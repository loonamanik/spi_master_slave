==> flow/design.v <==
module SPI_Master #(
  parameter SPI_MODE = 0,
  parameter CLKS_PER_HALF_BIT = 2
)(
  input  wire        i_Clk,
  input  wire        i_Rst_L,
  input  wire [7:0]  i_TX_Byte,
  input  wire        i_TX_DV,
  output reg         o_TX_Ready,
  output reg  [7:0]  o_RX_Byte,
  output reg         o_RX_DV,
  output reg         o_SPI_Clk,
  output reg         o_SPI_MOSI,
  input  wire        i_SPI_MISO,
  input  wire        i_frame_start,
  input  wire        i_frame_end
);
  wire w_CPOL = (SPI_MODE == 2) || (SPI_MODE == 3);
  wire w_CPHA = (SPI_MODE == 1) || (SPI_MODE == 3);
  reg [$clog2(CLKS_PER_HALF_BIT*2)-1:0] r_ClkCnt;
  reg [4:0]  r_EdgeCnt;
  reg        r_ClkInt;
  reg        r_Leading_Edge, r_Trailing_Edge;
  reg        r_Active;
  always @(posedge i_Clk or negedge i_Rst_L) begin
    if (!i_Rst_L) begin
      r_ClkCnt <= 0;
      r_EdgeCnt <= 0;
      r_ClkInt <= w_CPOL;
      r_Active <= 0;
      o_TX_Ready <= 1;
      r_Leading_Edge <= 0;
      r_Trailing_Edge <= 0;
    end else begin
      r_Leading_Edge <= 0;
      r_Trailing_Edge <= 0;
      if (i_TX_DV && o_TX_Ready) begin
        r_Active <= 1;
        r_EdgeCnt <= 16;
        r_ClkCnt <= 0;
        o_TX_Ready <= 0;
      end else if (r_Active) begin
        if (r_ClkCnt == CLKS_PER_HALF_BIT-1) begin
          r_ClkCnt <= r_ClkCnt + 1;
          r_Leading_Edge <= 1;
          r_ClkInt <= ~r_ClkInt;
          r_EdgeCnt <= r_EdgeCnt - 1;
        end else if (r_ClkCnt == CLKS_PER_HALF_BIT*2-1) begin
          r_ClkCnt <= 0;
          r_Trailing_Edge <= 1;
          r_ClkInt <= ~r_ClkInt;
          r_EdgeCnt <= r_EdgeCnt - 1;
        end else begin
          r_ClkCnt <= r_ClkCnt + 1;
        end
        if (r_EdgeCnt == 0) begin
          r_Active <= 0;
          o_TX_Ready <= 1;
        end
      end
    end
  end
  always @(posedge i_Clk or negedge i_Rst_L)
    if (!i_Rst_L) o_SPI_Clk <= w_CPOL;
    else          o_SPI_Clk <= r_ClkInt;
  reg [7:0] r_TX_Shift;
  reg [2:0] r_TX_Bit;
  always @(posedge i_Clk or negedge i_Rst_L) begin
    if (!i_Rst_L) begin
      o_SPI_MOSI <= 0;
      r_TX_Bit <= 7;
    end else begin
      if (i_frame_start) begin
        r_TX_Shift <= i_TX_Byte;
        r_TX_Bit <= 7;
      end else if (r_Active &&
        ((r_Leading_Edge & w_CPHA) || (r_Trailing_Edge & ~w_CPHA))) begin
        o_SPI_MOSI <= r_TX_Shift[r_TX_Bit];
        r_TX_Bit <= r_TX_Bit - 1;
      end
    end
  end
  reg [2:0] r_RX_Bit;
  reg       r_Sample_Enable;
  always @(posedge i_Clk or negedge i_Rst_L) begin
    if (!i_Rst_L) begin
      o_RX_Byte <= 0;
      o_RX_DV <= 0;
      r_RX_Bit <= 7;
      r_Sample_Enable <= 0;
    end else begin
      o_RX_DV <= 0;
      if (i_frame_start) begin
        r_RX_Bit <= 7;
        r_Sample_Enable <= 0;
      end else if (r_Leading_Edge) begin
        r_Sample_Enable <= 1;
      end else if (r_Active && r_Sample_Enable &&
        ((r_Leading_Edge & ~w_CPHA) || (r_Trailing_Edge & w_CPHA))) begin
        o_RX_Byte[r_RX_Bit] <= i_SPI_MISO;
        r_RX_Bit <= r_RX_Bit - 1;
        if (r_RX_Bit == 0)
          o_RX_DV <= 1;
      end
    end
  end
endmodule
# == Tool chain data of SPI_Master ==
# What the tools print for SPI_Master, step after step.
# Lines are those of the file above, counted from 1.
# Operators carry their Yosys type and port widths (W data, S select, Z words).
# Not given: n/a
# setup
top,SPI_Master
clock_port,i_Clk
lib,sky130hd
pvt_corner,tt_025C_1v80

# == Word level ==
# Source: Yosys, flattened and elaborated, memories not mapped. Widths are those after wreduce. Registers that Yosys merges into a memory's read port (data or address) are not register bits. Print and check cells do not count. Equal cells are merged and count once.
# op_classes
n_addsub,5
n_eq,3
n_shift,3
n_mux,34
logic,7
n_reduce_logical,20
# op_table
operator,count
$mux W1,21
$mux W5,4
$mux W3,5
$reduce_bool A2 Y1,6
$reduce_and A2 Y1,5
$shift A1 B4 Y8,1
$shift A1 B4 Y8 const A,1
$shiftx A8 B3 Y1,1
$and A8 B8 Y8,1
$or A8 B8 Y8,1
$not A8 Y8,1
$mux W2,4
$sub A3 B1 Y3 const B,2
$reduce_and A3 Y1,2
$sub A5 B1 Y5 const B,1
$logic_not A5 Y1,1
$logic_and A1 B1 Y1,4
$not A1 Y1,4
$neg A3 Y4,1
$logic_not A3 Y1,1
$reduce_bool A3 Y1,1
$add A2 B1 Y2 const B,1
$eq A2 B1 Y1 const B,1
$eq A2 B2 Y1 const B,1
$ne A2 B2 Y1 const B,1
# word_totals
register_bits,38
input_bits,14
output_inout_bits,12
wordCells,87

# == Depth ==
# Longest topological path by Yosys (ltp), each cell counted once; first at word level (registers and memories cut), then after technology mapping (sequential cells cut; the memories' decode and read muxes count).
# depth
word_depth,5
ABC_AREA,1
mapped_depth,7
ltp_nobuf,7

# == Netlist ==
# The flow's flattened synthesis, as Yosys stat reports it; memories are mapped. The netlist is that of the ABC_AREA named above (0 if unset); the other value can give another one.
# The area totals of this step are shown rounded.
# by_type
type,count,type_area_um2
sky130_fd_sc_hd__dfrtp_1,21,525.504
sky130_fd_sc_hd__edfxtp_1,8,240.23
sky130_fd_sc_hd__dfstp_2,4,105.101
sky130_fd_sc_hd__nand2_1,25,93.84
sky130_fd_sc_hd__inv_1,20,75.072
sky130_fd_sc_hd__ha_1,5,62.56
sky130_fd_sc_hd__nand3_1,9,45.043
sky130_fd_sc_hd__clkbuf_1,8,30.029
sky130_fd_sc_hd__o21ai_0,6,30.029
sky130_fd_sc_hd__nor2_1,6,22.522
sky130_fd_sc_hd__a21oi_1,4,20.019
sky130_fd_sc_hd__o21ai_2,2,17.517
sky130_fd_sc_hd__xor2_1,2,17.517
sky130_fd_sc_hd__o22ai_1,2,12.512
sky130_fd_sc_hd__nand2_4,1,11.261
sky130_fd_sc_hd__nor2_4,1,11.261
sky130_fd_sc_hd__nand3b_1,1,7.507
sky130_fd_sc_hd__nand2_2,1,6.256
# Other cell types: 4; their cells: 4.
# synth_totals
stdcells,130
synth_area_um2,1350
sequential_area_um2,871
ffs,33
n_buf,8

# == Worst setup path after synthesis ==
# Source: OpenSTA report_checks on the synthesized netlist (no wires, ideal clock, input and output delay 20% of the period each), path of least setup slack; recovery checks are left aside. Register names are those of the netlist, which keeps one name where synthesis merged equal registers.
# synth_timing
path_kind,flip-flop to flip-flop
startpoint,register r_ClkCnt[0]
endpoint,register r_EdgeCnt[3]
clock_period_ns,3.07
setup_ns,0.122
launch_ns,0.000
arrival_time_ns,1.141
t_required_ns,2.948
path_slack_ns,1.807
path_delay_ns,1.263
driving_pins,6
path_buffers,0
synth_period_reached_ns,1.263
# "path_delay_ns" = arrival - input delay + setup time.
# "driving_pins" counts driving pins, that of a launching flip-flop among them; a cell with two outputs on the path counts twice.
# "synth_period_reached_ns" = period - worst setup slack (recovery checks aside). The figure is calculated, with input and output delays left at 20% of the set period.
# Between the ends stands the longest chain of elaborated cells between them, by number of cells; it is not shown to be the way that was timed. Of several equally long chains one is given.
# Each line given opens the expression or statement behind the cell; cells for indexed reads and writes are added by Yosys, which also makes memories of some case tables.
# At most two assigning lines are given for a register; there are more.
# synth_between
cell_sequence,sky130_fd_sc_hd__dfrtp_1 > sky130_fd_sc_hd__ha_1 > sky130_fd_sc_hd__o21ai_2 > sky130_fd_sc_hd__nor2_1 > sky130_fd_sc_hd__o21ai_0 > sky130_fd_sc_hd__nor2_1
elab_chain_len,5
cells_between,8
lines_between,4
classes_between,2 x eq/ne; 4 x mux; 2 x reduce/logical
# synth_rtl
element,line,text
from (decl),20,reg [$clog2(CLKS_PER_HALF_BIT*2)-1:0] r_ClkCnt;
from (assign),44,r_ClkCnt <= r_ClkCnt + 1;
from (assign),54,r_ClkCnt <= r_ClkCnt + 1;
$eq A2 B2 Y1,48,end else if (r_ClkCnt == CLKS_PER_HALF_BIT*2-1) begin
$mux W5,48,
$mux W5,43,if (r_ClkCnt == CLKS_PER_HALF_BIT-1) begin
$mux W5,42,end else if (r_Active) begin
$mux W5,37,if (i_TX_DV && o_TX_Ready) begin
to (assign),47,r_EdgeCnt <= r_EdgeCnt - 1;
to (assign),52,r_EdgeCnt <= r_EdgeCnt - 1;
to (decl),21,reg [4:0]  r_EdgeCnt;

# == Timing after layout ==
# Path of least setup slack in the final report of stored run 2 (OpenROAD, finished layout, wires in). Where an end is a register, its clock arrival counts in the times.
# layout_timing
path_kind,flip-flop to flip-flop
startpoint,register r_ClkCnt[0]
endpoint,register r_EdgeCnt[3]
clock_period_ns,1.14
setup_ns,0.10
launch_ns,0.33
arrival_time_ns,1.55
t_required_ns,1.37
path_slack_ns,-0.18
driving_pins,6
path_buffers,0
# Between the ends stands the longest chain of elaborated cells between them, by number of cells; it is not shown to be the way that was timed. Of several equally long chains one is given.
# At most two assigning lines are given for a register; there are more.
# layout_between
cell_sequence,sky130_fd_sc_hd__dfrtp_2 > sky130_fd_sc_hd__ha_4 > sky130_fd_sc_hd__o21ai_4 > sky130_fd_sc_hd__nor2_1 > sky130_fd_sc_hd__o21ai_1 > sky130_fd_sc_hd__nor2_1
elab_chain_len,5
cells_between,8
lines_between,4
classes_between,2 x eq/ne; 4 x mux; 2 x reduce/logical
# layout_rtl
element,line,text
from (decl),20,reg [$clog2(CLKS_PER_HALF_BIT*2)-1:0] r_ClkCnt;
from (assign),44,r_ClkCnt <= r_ClkCnt + 1;
from (assign),54,r_ClkCnt <= r_ClkCnt + 1;
$eq A2 B2 Y1,48,end else if (r_ClkCnt == CLKS_PER_HALF_BIT*2-1) begin
$mux W5,48,
$mux W5,43,if (r_ClkCnt == CLKS_PER_HALF_BIT-1) begin
$mux W5,42,end else if (r_Active) begin
$mux W5,37,if (i_TX_DV && o_TX_Ready) begin
to (assign),47,r_EdgeCnt <= r_EdgeCnt - 1;
to (assign),52,r_EdgeCnt <= r_EdgeCnt - 1;
to (decl),21,reg [4:0]  r_EdgeCnt;

# Record of 2 stored runs of the RTL-to-layout flow on SPI_Master, platform sky130hd. The runs are unordered. Constraints: input delay and output delay 20% of the set period each, output load 0.01 pF.
# By "achieved_period_ns" is meant the clock period of the run minus its worst setup slack. This is arithmetic on one report: input and output delays are still those of the set period (20% each).
# "worstPathTime_ns" means the part of the period allowed to the worst setup path (the constraints hold back 20% at inputs and 20% at outputs) less its slack; where the path has registers, the arrival times of their clocks count too.
# "totalPower_mw" rests on the timing tool's default activity at the inputs, not on a simulated workload.
# Measured values are rounded.
# Among the settings, n/a means not set for that run.
# A result given as n/a is not shown for that run.
setting or result,stored run 1,stored run 2
period_ns,2.75,1.14
CORE_UTILIZATION,49,47
PLACE_DENSITY_LB_ADDON,0.1,n/a
CORE_ASPECT_RATIO,0.73,n/a
CELL_PAD_IN_SITES_GLOBAL_PLACEMENT,1,n/a
CELL_PAD_IN_SITES_DETAIL_PLACEMENT,2,1
TNS_END_PERCENT,35,n/a
MIN_ROUTING_LAYER,met1,met1
CAP_MARGIN,20,15
CORE_MARGIN,2,2
SLEW_MARGIN,20,40
PLACE_DENSITY,n/a,0.63
HOLD_SLACK_MARGIN,n/a,0.07
ABC_AREA,n/a,1
CTS_CLUSTER_SIZE,n/a,26
CTS_CLUSTER_DIAMETER,n/a,372
post_synth_area_um2,n/a,1350
totalPower_mw,n/a,4.94
achieved_period_ns,n/a,1.322
finalUtil_pct,n/a,72.7
cell_area_final_um2,n/a,2010
final_setup_tns_ns,n/a,-1.69
final_setup_ws_ns,n/a,-0.182
die_um2,n/a,3330
worstPathTime_ns,n/a,1.32
worst_path_kind,n/a,flip-flop to flip-flop
# Stored run 1: not finished: clock tree synthesis ended with error DPL-0033
